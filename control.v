==> flow/design.v <==
module control(
	input clk, 
	input resetn,
	input go, 
	input back,
	output [11:0]ledr, 
		input [5:0] piece,
		output reg [2:0]current_phase,
		output reg [1:0]command,
		input win_flag,
		output reg turn_player,
		input [384:0] board,
		input [2:0] raw_x,
		input [2:0] raw_y,
		input [2:0] mouse_x,
		input [2:0] mouse_y
	);		
	reg [2:0] next_phase;
	reg temp;  
	reg [384:0] pos;
	localparam
		C_CAPTURE = 2'b00,
		C_DIE	= 2'b01,
		C_TRADE= 2'b10;
	localparam
		U_F	=5'b00001,
		U_B	=5'b00010,
		U_S	=5'b00011,
		U_2 =5'b00100,
		U_3	=5'b00101,
		U_9	=5'b00110,
		U_10=5'b00111,
		U_P = 5'b01000,
		U_1 = 5'b01001,
		U_W = 5'b01010,
		U_I = 5'b01011,
		U_N = 5'b01100,
		U_BLANK = 6'b000000,
		U_NMOVE = 6'b111111;
	localparam
			S_P1_START = 3'd0,
			S_P2_START = 3'd1,
			S_TURN =  3'd2,
			S_MOVE =  3'd3,
			S_CAP =   3'd4,
			S_CAP2 =  3'd5,
			S_STATE1 =  3'd6,
			S_DEAD =   3'd7,
			S_LOAD_X = 			4'd7,
			S_LOAD_X_WAIT = 	4'd1,
			S_LOAD_Y = 			4'd2,
			S_LOAD_Y_WAIT = 	4'd3,
			S_LOAD_COLOUR = 	4'd4,
			S_LOAD_COLOUR_WAIT =4'd5,
			S_LOAD_COLOUR2 = 	4'd6,
			S_LOAD_COLOUR2_WAIT=4'd7,
			S_CYCLE_0 = 		4'd8,
			S_START =			4'd0;
	assign ledr[2:0] = current_phase;
	assign ledr[3:3] = turn_player;
	always @(posedge clk)
	begin
		pos <= (raw_x[2:0] + raw_y[2:0] * 4'd8) * 4'd6;
		case (current_phase)
			S_P1_START: 
			begin
				next_phase <= (piece >= 6'b001010) ? S_P2_START : S_P1_START; 
			end
			S_P2_START: 
			begin
				next_phase <= (piece >= 6'b010100) ? S_STATE1 : S_P2_START; 
				turn_player	<= 1'b1;
			end
			S_TURN: 	
			begin
				next_phase <= S_TURN;
				if (go)
							begin
							next_phase <= S_MOVE;		
							end
			end
			S_MOVE: begin			
				if (back)
					next_phase <= S_TURN;
				else if (go) begin
					if ((raw_x[2:0] > mouse_x ? raw_x[2:0] - mouse_x : mouse_x - raw_x[2:0]) + (raw_y[2:0] > mouse_y ? raw_y[2:0] - mouse_y : mouse_y - raw_y[2:0]) == 1'b1)
					begin	
						if (board[ pos+:6] == 6'b000000) begin
							command <= C_CAPTURE;
							next_phase <=S_CAP;
						end
						else if (board[ pos+:6] != 6'b111111 && board[ pos+:1] != turn_player) 
						begin
							next_phase <=S_CAP;
							if (board[ (mouse_x + mouse_y * 4'd8) * 4'd6+1 +:5] == board[ pos+1 +:5])
							begin
								command <= C_TRADE;
							end
							else if (board[ pos+1 +:5] == U_B)
								command <= C_DIE;
							else if (board[ pos+1 +:5] == U_F) begin
								command <= C_CAPTURE;
							end
							else if (board[ pos+1 +:5] == U_S)begin
								command <= C_CAPTURE;
							end
							else if (board[ (mouse_x + mouse_y * 4'd8) * 4'd6+1 +:5] == U_3 && board[ pos+1 +:5] == U_B)
							begin
								command <= C_CAPTURE;
							end
							else if (board[ (mouse_x + mouse_y * 4'd8) * 4'd6+1 +:5] == U_S && board[ pos+1 +:5] == U_10)
							begin
								command <= C_CAPTURE;
							end
							if (board[ (mouse_x + mouse_y * 4'd8) * 4'd6+1 +:5] > board[ pos+ 1 +:5])
							begin
								command <= C_CAPTURE;
							end
							else
								command <= C_DIE;
						end
					end
				end
				else next_phase <= S_MOVE;
			end
			S_CAP: next_phase <= S_CAP2;
			S_CAP2: 
				begin 
				next_phase <= S_TURN;
					if (turn_player == 1'b0)
						turn_player <= 1'b1;
					else
						turn_player <= 1'b0;
				end
		endcase
		if (!resetn) begin
			current_phase <= S_TURN;
			next_phase <= S_TURN;
			end
		else begin
			current_phase <= next_phase;
			end
	end
endmodule
Reports on control

What the tools print for control, step after step.
Lines are those of the file above, counted from 1.
Operators carry their Yosys type and port widths (W data, S select, Z words).
A cell with - has no value.

Top module: control
Clock: clk
Standard-cell library: sky130hd
Library corner: tt_025C_1v80

Word-level counts

Source: Yosys, flattened and elaborated, memories not mapped. Widths are those after wreduce. Registers that Yosys merges into a memory's read port (data or address) are not register bits. Print and check cells do not count.

Flip-flop bits (word level): 393
Input port bits: 408
Output and inout port bits: 18

Add/subtract/negate cells: 9
Multipliers: 2
Magnitude comparators: 5
Equality and inequality tests: 10
Shift operators: 4
Muxes and demuxes: 15
Bitwise gates (word level): 1
Reductions and logical operators: 8

Operators by type and width:

| cell                      | number |
| $add A385 B1 Y385 const B | 1 |
| $shiftx A385 B32 Y5       | 1 |
| $shiftx A385 B385 Y1      | 1 |
| $shiftx A385 B385 Y5      | 1 |
| $shiftx A385 B385 Y6      | 1 |
| $mul A7 B2 Y9 const B     | 2 |
| $mux W3                   | 8 |
| $pmux W3 S6               | 1 |
| $add A3 B6 Y7             | 2 |
| $sub A3 B3 Y3             | 4 |
| $add A10 B1 Y11 const B   | 1 |
| $eq A3 B1 Y1 const B      | 2 |
| $eq A3 B2 Y1 const B      | 2 |
| $gt A3 B3 Y1              | 2 |
| $eq A3 B3 Y1 const B      | 2 |
| $ge A6 B4 Y1 const B      | 1 |
| $ge A6 B5 Y1 const B      | 1 |
| $ne A6 B6 Y1 const B      | 1 |
| $logic_not A6 Y1          | 1 |
| $reduce_bool A6 Y1        | 1 |
| $gt A5 B5 Y1              | 1 |
| $ne A5 B5 Y1 const B      | 1 |
| $reduce_and A5 Y1         | 1 |
| $reduce_bool A2 Y1        | 2 |
| $ne A4 B4 Y1 const B      | 1 |
| $mux W1                   | 4 |
| $add A3 B3 Y3             | 1 |
| $logic_not A3 Y1          | 1 |

Other operator kinds: 6; their cells: 6.

Logic depth

Depth = most cells in a row (Yosys ltp): at word level without a register or memory, in the mapped netlist without a sequential cell, where the memories' decode and read muxes count.

Word-level depth: 9
ABC_AREA: 0
Mapped depth: 20

After synthesis

Source: synth_stat.txt of the flow (Yosys; design flattened, memories mapped). It holds for the ABC_AREA given above (unset counts as 0); a run with the other value may have another netlist.
Totals and module areas in this step are rounded.

Mapped cells: 1066
Mapped area: 13100 um^2
Area of sequential cells: 340 um^2
Flip-flops: 16

Cell types:

| cell type                 | number | total area (um^2) |
| sky130_fd_sc_hd__mux4_2   | 344    | 7747.43 |
| sky130_fd_sc_hd__mux2i_1  | 114    | 1.14E+03 |
| sky130_fd_sc_hd__ha_1     | 24     | 300.288 |
| sky130_fd_sc_hd__dfxtp_1  | 14     | 280.269 |
| sky130_fd_sc_hd__mux2_2   | 20     | 225.216 |
| sky130_fd_sc_hd__buf_4    | 27     | 202.694 |
| sky130_fd_sc_hd__nand2_1  | 51     | 191.434 |
| sky130_fd_sc_hd__a21oi_1  | 37     | 185.178 |
| sky130_fd_sc_hd__clkbuf_1 | 43     | 161.405 |
| sky130_fd_sc_hd__buf_6    | 14     | 157.651 |
| sky130_fd_sc_hd__buf_2    | 31     | 155.149 |
| sky130_fd_sc_hd__o22ai_1  | 24     | 150.144 |
| sky130_fd_sc_hd__a211oi_1 | 18     | 135.13 |
| sky130_fd_sc_hd__o221ai_1 | 15     | 131.376 |
| sky130_fd_sc_hd__a22oi_1  | 16     | 120.115 |
| sky130_fd_sc_hd__fa_1     | 6      | 120.115 |
| sky130_fd_sc_hd__a22o_1   | 13     | 113.859 |
| sky130_fd_sc_hd__nor2b_1  | 18     | 112.608 |

Other cell types: 53; their cells: 237.

Timing after synthesis

OpenSTA on the mapped netlist: ideal clock, no wires. The path of least setup slack (recovery checks aside). Input and output delay are each 20% of the period. Register names are those of the netlist, which keeps one name where synthesis merged equal registers.

Path type: input -> register
From: in mouse_x[0]
To: reg next_phase[0]
Clock period: 4.83 ns
Library setup time: 0.123 ns
Launch time at the first pin: 0.966 ns
Arrival: 4.342 ns
Data required time: 4.707 ns
Path slack: 0.365 ns
Delay of the path: 3.499 ns
Stages: 16
Buffers on the path: 2
Period reached after synthesis: 4.465 ns

"delay of the path" = arrival - input delay + setup time.
"stages": output pins that drive a net of the path, with the launching flip-flop's if there is one; two outputs of one cell count as two.
"period reached after synthesis" = period - worst setup slack (recovery checks aside). The figure is calculated, with input and output delays left at 20% of the set period.
Between the ends stands the longest chain of elaborated cells between them, by number of cells; it is not shown to be the way that was timed. Of several equally long chains one is given.
Each line given opens the expression or statement behind the cell; cells for indexed reads and writes are added by Yosys, which also makes memories of some case tables.
At most two assigning lines are given for a register; there are more.

Cell sequence: sky130_fd_sc_hd__clkbuf_1 -> sky130_fd_sc_hd__buf_1 -> sky130_fd_sc_hd__inv_1 -> sky130_fd_sc_hd__ha_1 -> sky130_fd_sc_hd__inv_1 -> sky130_fd_sc_hd__fa_1 -> sky130_fd_sc_hd__mux2i_1 -> sky130_fd_sc_hd__fa_1 -> sky130_fd_sc_hd__xor2_1 -> sky130_fd_sc_hd__xnor2_1 -> sky130_fd_sc_hd__xnor2_1 -> sky130_fd_sc_hd__xnor2_1 -> sky130_fd_sc_hd__a211o_1 -> sky130_fd_sc_hd__a211oi_1 -> sky130_fd_sc_hd__a21oi_1 -> sky130_fd_sc_hd__mux2_1
Cells in the longest elaborated chain: 8
Elaborated cells between the ends (all ways): 12

Ends and longest elaborated chain, after synthesis:

| item               | RTL line | source |
| start: declaration | 15       | `input [2:0] mouse_x,` |
| $sub A3 B3 Y3      | 86       | `if ((raw_x[2:0] > mouse_x ? raw_x[2:0] - mouse_x : mouse_x - raw_x[2:0]) + (raw_y[2:0] > mouse_y ? raw_y[2:0] ...` |
| $mux W3            | 86       |  |
| $add A3 B3 Y3      | 86       |  |
| $eq A3 B1 Y1       | 86       |  |
| $mux W3            | 86       |  |
| $mux W3            | 85       | `else if (go) begin` |
| $mux W3            | 83       | `if (back)` |
| $pmux W3 S6        | 64       | `case (current_phase)` |
| end: assignment    | 67       | `next_phase <= (piece >= 6'b001010) ? S_P2_START : S_P1_START;` |
| end: assignment    | 71       | `next_phase <= (piece >= 6'b010100) ? S_STATE1 : S_P2_START;` |
| end: declaration   | 18       | `reg [2:0] next_phase;` |

Worst path after layout

From the final timing report of entry A: the path of least setup slack in the routed layout; clock arrival at registers is part of the times.

Path type: input -> register
From: in board[146]
To: reg command[0]
Clock period: 3.41 ns
Library setup time: 0.25 ns
Launch time at the first pin: 0.68 ns
Arrival: 3.86 ns
Data required time: 3.42 ns
Path slack: -0.45 ns
Stages: 12
Buffers on the path: 1

Between the ends stands the longest chain of elaborated cells between them, by number of cells; it is not shown to be the way that was timed. Of several equally long chains one is given.
At most two assigning lines are given for a register; there are more.
Ways into the end's enable are left out, as the timed path ends at the data pin.

Cell sequence: sky130_fd_sc_hd__clkdlybuf4s50_1 -> sky130_fd_sc_hd__mux4_2 -> sky130_fd_sc_hd__mux4_2 -> sky130_fd_sc_hd__mux4_2 -> sky130_fd_sc_hd__ha_4 -> sky130_fd_sc_hd__nor2b_1 -> sky130_fd_sc_hd__o21a_1 -> sky130_fd_sc_hd__o21ai_1 -> sky130_fd_sc_hd__nand2b_1 -> sky130_fd_sc_hd__a21oi_2 -> sky130_fd_sc_hd__a31oi_1 -> sky130_fd_sc_hd__nor2_1
Cells in the longest elaborated chain: 4
Elaborated cells between the ends (all ways): 11

Ends and longest elaborated chain, post-layout:

| item                | RTL line | source |
| start: declaration  | 12       | `input [384:0] board,` |
| $shiftx A385 B32 Y5 | 115      | `if (board[ (mouse_x + mouse_y * 4'd8) * 4'd6+1 +:5] > board[ pos+ 1 +:5])` |
| $gt A5 B5 Y1        | 115      |  |
| $mux W1             | 115      |  |
| $mux W2             | 92       | `else if (board[ pos+:6] != 6'b111111 && board[ pos+:1] != turn_player)` |
| end: assignment     | 89       | `command <= C_CAPTURE;` |
| end: assignment     | 97       | `command <= C_TRADE;` |
| end: declaration    | 9        | `output reg [1:0]command,` |

FLOW RESULTS
============

Measured data: module control, platform sky130hd, 2 stored runs of the flow under differing settings, order arbitrary. Input and output delays are each 20% of the period that was set; the output load is 0.01 pF.
By "achieved period" is meant the clock period of the run minus its worst setup slack. This is arithmetic on one report: input and output delays are still those of the set period (20% each).
"allowed time less slack (worst setup path)" = time allowed to the worst setup path (clock period - input delay - output delay, where it has them) - its slack; a late launch clock adds to it, a late capture clock takes from it.
"total power after layout" rests on the timing tool's default activity at the inputs, not on a simulated workload.
Measured values are rounded.
Among the settings, -- means not set for that run.

| setting or result                                        | entry A           | entry B           |
| period_ns                                                | 3.41              | 6.35              |
| CORE_UTILIZATION                                         | 15                | 29                |
| SETUP_SLACK_MARGIN                                       | 0.5               | --                |
| PLACE_DENSITY_LB_ADDON                                   | 0.07              | 0.25              |
| CORE_MARGIN                                              | 3                 | 10                |
| CTS_CLUSTER_SIZE                                         | 76                | --                |
| CTS_CLUSTER_DIAMETER                                     | 23                | --                |
| CAP_MARGIN                                               | 5                 | 40                |
| MAX_ROUTING_LAYER                                        | met4              | --                |
| SLEW_MARGIN                                              | 20                | 5                 |
| CELL_PAD_IN_SITES_GLOBAL_PLACEMENT                       | --                | 0                 |
| GPL_ROUTABILITY_DRIVEN                                   | --                | 0                 |
| total power after layout (mW)                            | 5.75              | 2.32              |
| Yosys chip area after synthesis (um^2)                   | 13100             | 13100             |
| achieved period (ns)                                     | 3.855             | 5.090             |
| setup slack of the critical path (ns)                    | -0.445            | 1.26              |
| utilization after routing (%)                            | 27.1              | 40.0              |
| die outline area (um^2)                                  | 91000             | 54100             |
| allowed time less slack (worst setup path) (ns)          | 3.17              | 3.82              |
| type of the worst setup path                             | input -> register | input -> register |
| lowest hold slack (ns)                                   | 0.436             | 0.433             |
| area of the standard cells in the finished layout (um^2) | 23300             | 17800             |
